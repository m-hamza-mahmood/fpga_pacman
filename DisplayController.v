==> flow/design.v <==
module CharacterDisplayController(
	input en,
	input pacman_orientation,
	output reg [2:0] character_type,
	input unsigned [7:0] char_x,
	input unsigned [7:0] char_y,
	output reg vga_plot,
	output [7:0] vga_x,
	output [7:0] vga_y,
	output reg [2:0] vga_color,
	input reset,
	input clock_50);
	reg unsigned [2:0] cur_sprite_x;
	reg unsigned [2:0] cur_sprite_y;
	initial
	begin
		character_type = 3'd0;
		cur_sprite_x = 3'd0;
		cur_sprite_y = 3'd0;
	end
	always @(posedge clock_50)
	begin
		if (reset == 1'b1)
		begin
			character_type <= 3'd0;
			cur_sprite_x <= 3'd0;
			cur_sprite_y <= 3'd0;
		end
		else  
		begin
			if (cur_sprite_y != 3'd4 || cur_sprite_x != 3'd4)
			begin
				if(cur_sprite_x < 3'd4)
				begin
					cur_sprite_x <= cur_sprite_x + 3'd1;
				end
				else  
				begin
					cur_sprite_x <= 3'd0;
					cur_sprite_y <= cur_sprite_y + 3'd1;
				end
			end
			else
			begin
				cur_sprite_x <= 3'd0;
				cur_sprite_y <= 3'd0;
				if (character_type == 3'd4)
				begin
					character_type <= 3'd0;
				end
				else
				begin
					character_type <= character_type + 3'd1;
				end
			end
		end
	end
	assign vga_x = char_x + {5'd00000, cur_sprite_x} + 8'd26;
	assign vga_y = char_y + {5'd00000, cur_sprite_y} + 8'd1;
	reg [4:0] row0;
	reg [4:0] row1;
	reg [4:0] row2;
	reg [4:0] row3;
	reg [4:0] row4;
	reg [2:0] sprite_color;
	always @(*)
	begin
		if (character_type == 3'b000)  
		begin
			if (pacman_orientation == 1'b0)  
			begin
				row0 = 5'b01110;
				row1 = 5'b00111;
				row2 = 5'b00011;
				row3 = 5'b00111;
				row4 = 5'b01110;
			end
			else  
			begin
				row0 = 5'b01110;
				row1 = 5'b01100;
				row2 = 5'b11000;
				row3 = 5'b11100;
				row4 = 5'b01110;
			end
			sprite_color = 3'b110;
		end
		else  
		begin
			row0 = 5'b01110;
			row1 = 5'b10101;
			row2 = 5'b11111;
			row3 = 5'b11111;
			row4 = 5'b10101;
			case (character_type)
				3'b001: sprite_color = 3'b011;  
				3'b010: sprite_color = 3'b100;  
				3'b011: sprite_color = 3'b010;  
				3'b100: sprite_color = 3'b101;  
				default: sprite_color = 3'b000;
			endcase
		end
	end
	reg [6:0] selected_row;
	always @(*)
	begin
		case (cur_sprite_y)
			4'd0: selected_row = row0;
			4'd1: selected_row = row1;
			4'd2: selected_row = row2;
			4'd3: selected_row = row3;
			4'd4: selected_row = row4;
			default: selected_row = row0;
		endcase
	end
	reg selected_col;
	always @(*)
	begin
		case (cur_sprite_x)
			4'd0: selected_col = selected_row[0];
			4'd1: selected_col = selected_row[1];
			4'd2: selected_col = selected_row[2];
			4'd3: selected_col = selected_row[3];
			4'd4: selected_col = selected_row[4];
			default: selected_col = selected_row[0];
		endcase
	end
	always @(*)
	begin
		vga_color = sprite_color;
		if (selected_col == 1'b1 && reset == 1'b0)
		begin
			vga_plot = 1'b1;
		end
		else
		begin
			vga_plot = 1'b0;
		end
	end
endmodule
module DisplayController(
	input en, 
	output [4:0] map_x, 
	output [4:0] map_y, 
	input [2:0] sprite_type, 
	input pacman_orientation,
	input [7:0] pacman_vga_x,
	input [7:0] pacman_vga_y,
	input [7:0] ghost1_vga_x,
	input [7:0] ghost1_vga_y,
	input [7:0] ghost2_vga_x,
	input [7:0] ghost2_vga_y,
	input [7:0] ghost3_vga_x,
	input [7:0] ghost3_vga_y,
	input [7:0] ghost4_vga_x,
	input [7:0] ghost4_vga_y,
	output reg vga_plot, 
	output reg [7:0] vga_x,
	output reg [7:0] vga_y,
	output reg [2:0] vga_color,
	input reset, 
	input clock_50,
	output reg is_display_running);
	reg unsigned selected_display_controller;
	reg unsigned [14:0] current_time;
	wire [2:0] character_type;
	reg unsigned [7:0] x_out, y_out;
	initial
	begin
		selected_display_controller = 1'b0;
		current_time = 15'd0;
		x_out = 8'd0;
		y_out = 8'd0;
	end
	always @(posedge clock_50)
	begin
		if (reset == 1'b1) begin
			current_time = 15'd0;
			selected_display_controller = 1'b0;
			is_display_running <= 1'b0;
		end
		else begin
			if (current_time < 15'd11025)
			begin
				is_display_running <= 1'b1;
				current_time <= current_time + 15'd1;
				selected_display_controller <= 1'b0;
			end
			else if (current_time >= 15'd11025 && current_time <= 15'd11125)
			begin
				is_display_running <= 1'b1;
				current_time <= current_time + 15'd1;
				selected_display_controller <= 1'b1;
			end
			else 
			begin
				is_display_running <= 1'b0;
				current_time <= 15'd0;
				selected_display_controller <= 1'b0;    			
			end
		end		
	end
	always @(*)
	begin
		case (character_type)
			3'd0: begin 
				x_out = pacman_vga_x;
				y_out = pacman_vga_y;
			end
			3'd1: begin
				x_out = ghost1_vga_x;
				y_out = ghost1_vga_y;
			end
			3'd2: begin
				x_out = ghost2_vga_x;
				y_out = ghost2_vga_y;
			end
			3'd3: begin
				x_out = ghost3_vga_x;
				y_out = ghost3_vga_y;
			end
			3'b100: begin
				x_out = ghost4_vga_x;
				y_out = ghost4_vga_y;
			end
			default: begin
				x_out = 8'd0;
				y_out = 8'd0;
			end
		endcase
	end
	wire [7:0] vga_x_cdc;
	wire [7:0] vga_y_cdc;
	wire [7:0] vga_x_mdc;
	wire [7:0] vga_y_mdc;
	wire [2:0] vga_color_cdc;
	wire [2:0] vga_color_mdc;
	wire vga_plot_cdc;
	wire vga_plot_mdc;
	CharacterDisplayController cdc_controller(
		.en(en),
		.pacman_orientation(pacman_orientation),
		.character_type(character_type),
		.char_x(x_out),
		.char_y(y_out),
		.vga_plot(vga_plot_cdc),
		.vga_x(vga_x_cdc),
		.vga_y(vga_y_cdc),
		.vga_color(vga_color_cdc),
		.reset(reset),
		.clock_50(clock_50)
	);
	MapDisplayController mdc_controller(
		.en(en), 
		.map_x(map_x), 
		.map_y(map_y), 
		.sprite_type(sprite_type), 
		.vga_plot(vga_plot_mdc), 
		.vga_x(vga_x_mdc), 
		.vga_y(vga_y_mdc), 
		.vga_color(vga_color_mdc),
		.reset(reset), 
		.clock_50(clock_50), 
		.debug_leds(debug_leds)
	);
	always @(*)
	begin		
		if (selected_display_controller == 1'b0)
		begin
			vga_x = vga_x_mdc;
			vga_y = vga_y_mdc;
			vga_color = vga_color_mdc;
			vga_plot = vga_plot_mdc;	
		end
		else 
		begin
			vga_x = vga_x_cdc;
			vga_y = vga_y_cdc;
			vga_color = vga_color_cdc;
			vga_plot = vga_plot_cdc;	
		end
	end
endmodule
module MapDisplayController(
	input en, 
	output reg unsigned [4:0] map_x, 
	output reg unsigned [4:0] map_y, 
	input [2:0] sprite_type, 
	output reg vga_plot, 
	output unsigned [7:0] vga_x,
	output unsigned [7:0] vga_y,
	output reg [2:0] vga_color,
	input reset, 
	input clock_50,
	output [7:0] debug_leds);
	reg unsigned [2:0] cur_sprite_x;
	reg unsigned [2:0] cur_sprite_y;
	initial 
	begin
		map_x = 5'd0;
		map_y = 5'd0;
		cur_sprite_x = 3'd0;
		cur_sprite_y = 3'd0;
		vga_plot = 1'b0;
		vga_color = 3'd0;
	end 
	always @(posedge clock_50) 
	begin
		if (reset == 1'b1) 
		begin
			map_x <= 5'd0;
			map_y <= 5'd0;
			cur_sprite_x <= 3'd0;
			cur_sprite_y <= 3'd0;	
			vga_plot <= 1'b1;
		end
		else
		begin
			if (cur_sprite_y != 3'd4 || cur_sprite_x != 3'd4)
			begin			
				if(cur_sprite_x < 3'd4)
					cur_sprite_x <= cur_sprite_x + 3'd1;
				else  
				begin
					cur_sprite_x <= 3'd0;
					cur_sprite_y <= cur_sprite_y + 3'd1;
				end
			end
			else 
			begin
				cur_sprite_x <= 3'd0;
				cur_sprite_y <= 3'd0;
				if (map_x == 5'd20)
				begin
					map_x <= 5'd0;											
					if (map_y == 5'd20)
					begin
						map_y <= 5'd0;
					end
					else
					begin
						map_y <= map_y + 5'd1;
					end
				end
				else 
				begin
					map_x <= map_x + 5'd1;					
				end	
			end		
		end
	end	
	assign vga_x = ({3'b000, map_x} * 8'd5) + {5'd0, cur_sprite_x} + 8'd26;
	assign vga_y = ({3'b000, map_y} * 8'd5) + {5'd0, cur_sprite_y} + 8'd1;
	reg [4:0] row0;
	reg [4:0] row1;
	reg [4:0] row2;
	reg [4:0] row3;
	reg [4:0] row4;
	reg [2:0] sprite_color;
	always @(*)
	begin
		if (sprite_type == 3'b000)  
		begin
			row0 = 5'b00000;
			row1 = 5'b00000;
			row2 = 5'b00000;
			row3 = 5'b00000;
			row4 = 5'b00000;
			sprite_color = 3'b000;
		end
		else if (sprite_type == 3'b001)  
		begin
			row0 = 5'b00000;
			row1 = 5'b00100;
			row2 = 5'b01110;
			row3 = 5'b00100;
			row4 = 5'b00000;
			sprite_color = 3'b111;
		end
		else if (sprite_type == 3'b010)  
		begin
			row0 = 5'b00000;
			row1 = 5'b00000;
			row2 = 5'b00100;
			row3 = 5'b00000;
			row4 = 5'b00000;
			sprite_color = 3'b111;
		end
		else if (sprite_type == 3'b011)  
		begin
			row0 = 5'b11111;
			row1 = 5'b11111;
			row2 = 5'b11111;
			row3 = 5'b11111;
			row4 = 5'b11111;
			sprite_color = 3'b001;
		end
		else if (sprite_type == 3'b100)  
		begin
			row0 = 5'b11111;
			row1 = 5'b11111;
			row2 = 5'b11111;
			row3 = 5'b11111;
			row4 = 5'b11111;
			sprite_color = 3'b010;
		end
		else
		begin
			row0 = 5'b11111;
			row1 = 5'b11111;
			row2 = 5'b11111;
			row3 = 5'b11111;
			row4 = 5'b11111;
			sprite_color = 3'b010;
		end
	end
	reg [6:0] selected_row;
	always @(*)
	begin
		case (cur_sprite_y)
			4'd0: selected_row = row0;
			4'd1: selected_row = row1;
			4'd2: selected_row = row2;
			4'd3: selected_row = row3;
			4'd4: selected_row = row4;
			default: selected_row = row0;
		endcase
	end
	reg selected_col;
	always @(*)
	begin
		case (cur_sprite_x)
			4'd0: selected_col = selected_row[0];
			4'd1: selected_col = selected_row[1];
			4'd2: selected_col = selected_row[2];
			4'd3: selected_col = selected_row[3];
			4'd4: selected_col = selected_row[4];
			default: selected_col = selected_row[0];
		endcase
	end
	always @(*)
	begin
		case (selected_col)
			1'b1: vga_color = sprite_color;
			1'b0: vga_color = 3'b000;
		endcase
	end
endmodule
# Step by step through the tools: DisplayController

Tool output for the design above, in the order of the flow.
Lines are those of the file above, counted from 1.
Not given: -

Design top: DisplayController
Clock port: clock_50
Standard-cell library: sky130hd
Library corner: tt_025C_1v80

# Word level

Counts by Yosys on the flattened word-level netlist (proc, flatten, opt, wreduce; memories kept). Register bits leave out memories and registers merged into their read ports (data or address); mux counts leave out enables and synchronous resets folded into registers. Print and check cells are left out. Cells with the same type and inputs are merged into one.

Order comparisons: 5
Shifts and indexed selects: 0
Bitwise gates (word level): 6
Reduce/logical cells: 13
Div/mod/pow operators: 0
$mul: 2
$add $sub $neg: 16
Eq/ne operators: 28
Mux-type cells: 40

Operators with widths:

| operator                                                                    | count |
| 5-bit 2-to-1 mux                                                            | 16 |
| 8-bit parallel mux with 5-bit select                                        | 2 |
| 5-bit by 3-bit multiplier with 8-bit output with constant B                 | 2 |
| 3-bit by 2-bit equality test with 1-bit output with constant B              | 12 |
| 8-bit by 3-bit adder with 8-bit output                                      | 4 |
| 15-bit 2-to-1 mux                                                           | 2 |
| 5-bit parallel mux with 4-bit select                                        | 1 |
| 3-bit by 1-bit equality test with 1-bit output with constant B              | 6 |
| 3-bit 2-to-1 mux                                                            | 6 |
| 8-bit by 1-bit adder with 8-bit output with constant B                      | 2 |
| 8-bit by 5-bit adder with 8-bit output with constant B                      | 2 |
| 8-bit 2-to-1 mux                                                            | 2 |
| 15-bit by 1-bit adder with 15-bit output with constant B                    | 1 |
| 15-bit by 14-bit >= comparator with 1-bit output with constant B            | 1 |
| 15-bit by 14-bit less-or-equal comparator with 1-bit output with constant B | 1 |
| 15-bit by 14-bit less-than comparator with 1-bit output with constant B     | 1 |
| 3-bit by 1-bit adder with 3-bit output with constant B                      | 5 |
| 3-bit equality test with constant B                                         | 4 |
| 3-bit inequality test with constant B                                       | 4 |
| 3-bit parallel mux with 4-bit select                                        | 1 |
| 5-bit by 1-bit adder with 5-bit output with constant B                      | 2 |
| 5-bit equality test with constant B                                         | 2 |
| 5-bit parallel mux with 2-bit select                                        | 1 |
| 2-bit OR reduction                                                          | 4 |
| 1-bit parallel mux with 4-bit select                                        | 2 |
| 1-bit inverter                                                              | 6 |
| 3-bit less-than comparator with constant B                                  | 2 |
| 3-bit zero test                                                             | 2 |

Other operator kinds: 8; their cells: 14.

Bits in latches: 0
Register bits after elaboration: 43
Memory bits (writable): 0
Memories kept: 0
Output and inout bits: 31
Cells after elaboration: 121
ROM bits: 0
Clocked read ports x word width: 0

# Depth

Depth = most cells in a row (Yosys ltp): at word level without a register or memory, in the mapped netlist without a sequential cell, where the memories' decode and read muxes count.

Word-level depth: 9
ABC_AREA: 0
Depth in mapped cells: 18
Gate-level depth less buffers: 15

# Synthesis result

The flow's flattened synthesis, as Yosys stat reports it; memories are mapped. The netlist is that of the ABC_AREA named above (0 if unset); the other value can give another one.
The area totals of this step are shown rounded.

Cell types:

| cell                      | count | area in all (µm²) |
| sky130_fd_sc_hd__dfxtp_1  | 42    | 840.806 |
| sky130_fd_sc_hd__ha_1     | 67    | 838.304 |
| sky130_fd_sc_hd__inv_1    | 49    | 183.926 |
| sky130_fd_sc_hd__xnor2_1  | 20    | 175.168 |
| sky130_fd_sc_hd__a21oi_1  | 34    | 170.163 |
| sky130_fd_sc_hd__fa_1     | 8     | 160.154 |
| sky130_fd_sc_hd__nand2_1  | 42    | 157.651 |
| sky130_fd_sc_hd__nor2_1   | 42    | 157.651 |
| sky130_fd_sc_hd__o21ai_0  | 29    | 145.139 |
| sky130_fd_sc_hd__xor2_1   | 15    | 131.376 |
| sky130_fd_sc_hd__a22oi_1  | 17    | 127.622 |
| sky130_fd_sc_hd__a222oi_1 | 10    | 100.096 |
| sky130_fd_sc_hd__nand3_1  | 17    | 85.082 |
| sky130_fd_sc_hd__nor3_1   | 15    | 75.072 |
| sky130_fd_sc_hd__a21o_1   | 7     | 52.55 |
| sky130_fd_sc_hd__nand4_1  | 7     | 43.792 |
| sky130_fd_sc_hd__mux2i_1  | 4     | 40.038 |
| sky130_fd_sc_hd__nor2b_1  | 6     | 37.536 |

Not listed: further types 48, cells in them 87.

Flip-flop cells: 43
Chip area (Yosys): 0.00419 mm²
Sequential area: 0.000871 mm²
Cell count: 518

The figures by module come from a second, unflattened synthesis with its own total; it is not the netlist above.

Cells (unflattened synthesis): 552
Area total of the unflattened synthesis: 0.0047 mm²

Each row is one instance without its submodules.

By module:

| module                     | times used | area (mm²) | seq. area (mm²) | cells |
| MapDisplayController       | 1          | 0.00179    | 0.00035         | 196 |
| DisplayController          | 1          | 0.00172    | 0.00034         | 207 |
| CharacterDisplayController | 1          | 0.00119    | 0.00018         | 149 |

# Timing after synthesis

Path of least setup slack by OpenSTA after synthesis, without wires, with an ideal clock, recovery checks aside; 20% of the period is set as input and as output delay. Where synthesis merged equal registers, the netlist keeps one of their names.

Path kind: reg-to-output
Start point: register cdc_controller.character_type[2]
End point: output vga_x[7]
Clock period: 4080 ps
Arrival: 3378 ps
Path slack: -114 ps
Required time: 3264 ps
Stages on the path: 19
Delay of the path: 3378 ps
Launch time at the first pin: 0 ps
Synthesis period reached: 4194 ps

"delay of the path" = arrival - input delay + setup time.
A path that ends at an output port has no setup time.
"stages on the path": output pins that drive a net of the path, with the launching flip-flop's if there is one; two outputs of one cell count as two.
"synthesis period reached" is the clock period less the worst setup slack; recovery checks do not enter. This is arithmetic on one report: input and output delays are still those of the set period (20% each).
The rows between start and end are the longest chain of elaborated cells between them; the timing report does not say that the signal goes this way. Where chains are equally long, one stands for them.
A line is the first line of the expression or statement that the cell stems from. Yosys adds cells for indexed reads and writes and turns some case tables into memories.
A register here has more assigning lines than the two given.

Cell sequence: sky130_fd_sc_hd__dfxtp_1 sky130_fd_sc_hd__buf_4 sky130_fd_sc_hd__buf_2 sky130_fd_sc_hd__inv_1 sky130_fd_sc_hd__ha_1 sky130_fd_sc_hd__buf_2 sky130_fd_sc_hd__clkbuf_1 sky130_fd_sc_hd__a222oi_1 sky130_fd_sc_hd__o21a_1 sky130_fd_sc_hd__ha_1 sky130_fd_sc_hd__inv_1 sky130_fd_sc_hd__ha_1 sky130_fd_sc_hd__fa_1 sky130_fd_sc_hd__a21o_1 sky130_fd_sc_hd__a21oi_1 sky130_fd_sc_hd__nor2b_1 sky130_fd_sc_hd__o21ai_0 sky130_fd_sc_hd__xnor2_1 sky130_fd_sc_hd__a21oi_1
Length of the longest elaborated chain: 5
Elaborated cells on any way between the ends: 9

RTL lines, path after synthesis:

| item                                   | line | RTL |
| start: declaration                     | 4    | `output reg [2:0] character_type,` |
| start: assignment                      | 25   | `character_type <= 3'd0;` |
| start: assignment                      | 53   | `character_type <= character_type + 3'd1;` |
| 3-bit equality test                    | 205  | `case (character_type)` |
| 8-bit parallel mux with 5-bit select   | 205  |  |
| 8-bit by 3-bit adder with 8-bit output | 58   | `assign vga_x = char_x + {5'd00000, cur_sprite_x} + 8'd26;` |
| 8-bit by 5-bit adder with 8-bit output | 58   |  |
| 8-bit 2-to-1 mux                       | 268  | `if (selected_display_controller == 1'b0)` |
| end: declaration                       | 158  | `output reg [7:0] vga_x,` |

# Worst path after layout

From the final timing report of run 1: the path of least setup slack in the routed layout; clock arrival at registers is part of the times.
The report prints the path's times to 10 ps; the period is as set.

Path kind: input-to-output
Start point: input ghost3_vga_x[0]
End point: output vga_x[7]
Arrival: 4850 ps
Stages on the path: 13
Path slack: 290 ps
Launch time at the first pin: 1290 ps
Required time: 5140 ps
Clock period: 6430 ps

The rows between start and end are the longest chain of elaborated cells between them; the timing report does not say that the signal goes this way. Where chains are equally long, one stands for them.

Cell sequence: sky130_fd_sc_hd__clkdlybuf4s50_1 sky130_fd_sc_hd__a222oi_1 sky130_fd_sc_hd__o21ai_0 sky130_fd_sc_hd__ha_1 sky130_fd_sc_hd__ha_1 sky130_fd_sc_hd__fa_1 sky130_fd_sc_hd__a21o_1 sky130_fd_sc_hd__a21oi_1 sky130_fd_sc_hd__nor2b_1 sky130_fd_sc_hd__o21ai_0 sky130_fd_sc_hd__xnor2_1 sky130_fd_sc_hd__a21oi_1 sky130_fd_sc_hd__clkdlybuf4s50_1
Length of the longest elaborated chain: 4
Elaborated cells on any way between the ends: 4
RTL lines with such cells: 3

RTL lines, path post-layout:

| item                                   | line | RTL |
| start: declaration                     | 153  | `input [7:0] ghost3_vga_x,` |
| 8-bit parallel mux with 5-bit select   | 205  | `case (character_type)` |
| 8-bit by 3-bit adder with 8-bit output | 58   | `assign vga_x = char_x + {5'd00000, cur_sprite_x} + 8'd26;` |
| 8-bit by 5-bit adder with 8-bit output | 58   |  |
| 8-bit 2-to-1 mux                       | 268  | `if (selected_display_controller == 1'b0)` |
| end: declaration                       | 158  | `output reg [7:0] vga_x,` |

Lab notebook: DisplayController

Measured results for DisplayController: 2 stored runs of the Yosys and OpenROAD flow on sky130hd. The settings differ; the order carries no meaning. The constraints put input and output delay at 20% of the set period each and load the outputs with 0.01 pF.
"worst path time": the worst setup path's part of the clock period (all of it between registers, 20% less for each end at a port) less its slack. A launch clock that arrives late makes it longer, a capture clock that arrives late makes it shorter.
"worst path time" is known to 10 ps.
Measured values are rounded.

## Run 1

==> flow/run.sh <==
#!/bin/bash
# the make line also repeats the synthesis and layout settings of config.mk as NAME=value (left out here)
make -C /OpenROAD-flow-scripts/flow DESIGN_CONFIG=/design/flow/config.mk WORK_HOME=/design/flow/orfs CLKGATE_MAP_FILE= finish
==> flow/config.mk <==
export PLATFORM = sky130hd
export DESIGN_NAME = DisplayController
export DESIGN_NICKNAME = DisplayController
export VERILOG_FILES = /design/flow/design.v
export SDC_FILE = /design/flow/constraint.sdc
export NUM_CORES = 4
export LEC_CHECK = 0
export ABC_AREA = 0
export CAP_MARGIN = 20
export CELL_PAD_IN_SITES_DETAIL_PLACEMENT = 0
export CORE_MARGIN = 5
export CORE_UTILIZATION = 42
export CTS_CLUSTER_DIAMETER = 46
export CTS_CLUSTER_SIZE = 55
export GPL_TIMING_DRIVEN = 1
export MIN_ROUTING_LAYER = met2
export SLEW_MARGIN = 20
export TNS_END_PERCENT = 60
==> flow/constraint.sdc <==
create_clock -name core_clock -period 6.43 [get_ports {clock_50}]
set_input_delay 1.2860 -clock core_clock [delete_from_list [all_inputs] [get_ports {clock_50}]]
set_output_delay 1.2860 -clock core_clock [all_outputs]
set_load 0.01 [all_outputs]

| result of run 1 | value |
|---|---|
| worst path time | 3570 ps |
| critical path type | input-to-output |
| worst hold slack after layout | 512 ps |
| setup total negative slack | 0 ps |
| worst slack on setup checks | 290 ps |
| die area | 0.0121 mm² |
| std-cell area (final layout) | 0.00555 mm² |
| mapped cell area after synthesis | 0.00419 mm² |

## Run 2

==> flow/run.sh <==
#!/bin/bash
# the make line also repeats the synthesis and layout settings of config.mk as NAME=value (left out here)
make -C /OpenROAD-flow-scripts/flow DESIGN_CONFIG=/design/flow/config.mk WORK_HOME=/design/flow/orfs CLKGATE_MAP_FILE= finish
==> flow/config.mk <==
export PLATFORM = sky130hd
export DESIGN_NAME = DisplayController
export DESIGN_NICKNAME = DisplayController
export VERILOG_FILES = /design/flow/design.v
export SDC_FILE = /design/flow/constraint.sdc
export NUM_CORES = 4
export LEC_CHECK = 0
export CAP_MARGIN = 20
export CORE_MARGIN = 2
export CORE_UTILIZATION = 45
export SLEW_MARGIN = 20
==> flow/constraint.sdc <==
create_clock -name core_clock -period 4.63 [get_ports {clock_50}]
set_input_delay 0.9260 -clock core_clock [delete_from_list [all_inputs] [get_ports {clock_50}]]
set_output_delay 0.9260 -clock core_clock [all_outputs]
set_load 0.01 [all_outputs]

| result of run 2 | value |
|---|---|
| worst path time | 2620 ps |
| critical path type | input-to-output |
| worst hold slack after layout | 494 ps |
| setup total negative slack | 0 ps |
| worst slack on setup checks | 156 ps |
| die area | 0.0101 mm² |
| std-cell area (final layout) | 0.00567 mm² |
| mapped cell area after synthesis | 0.00419 mm² |
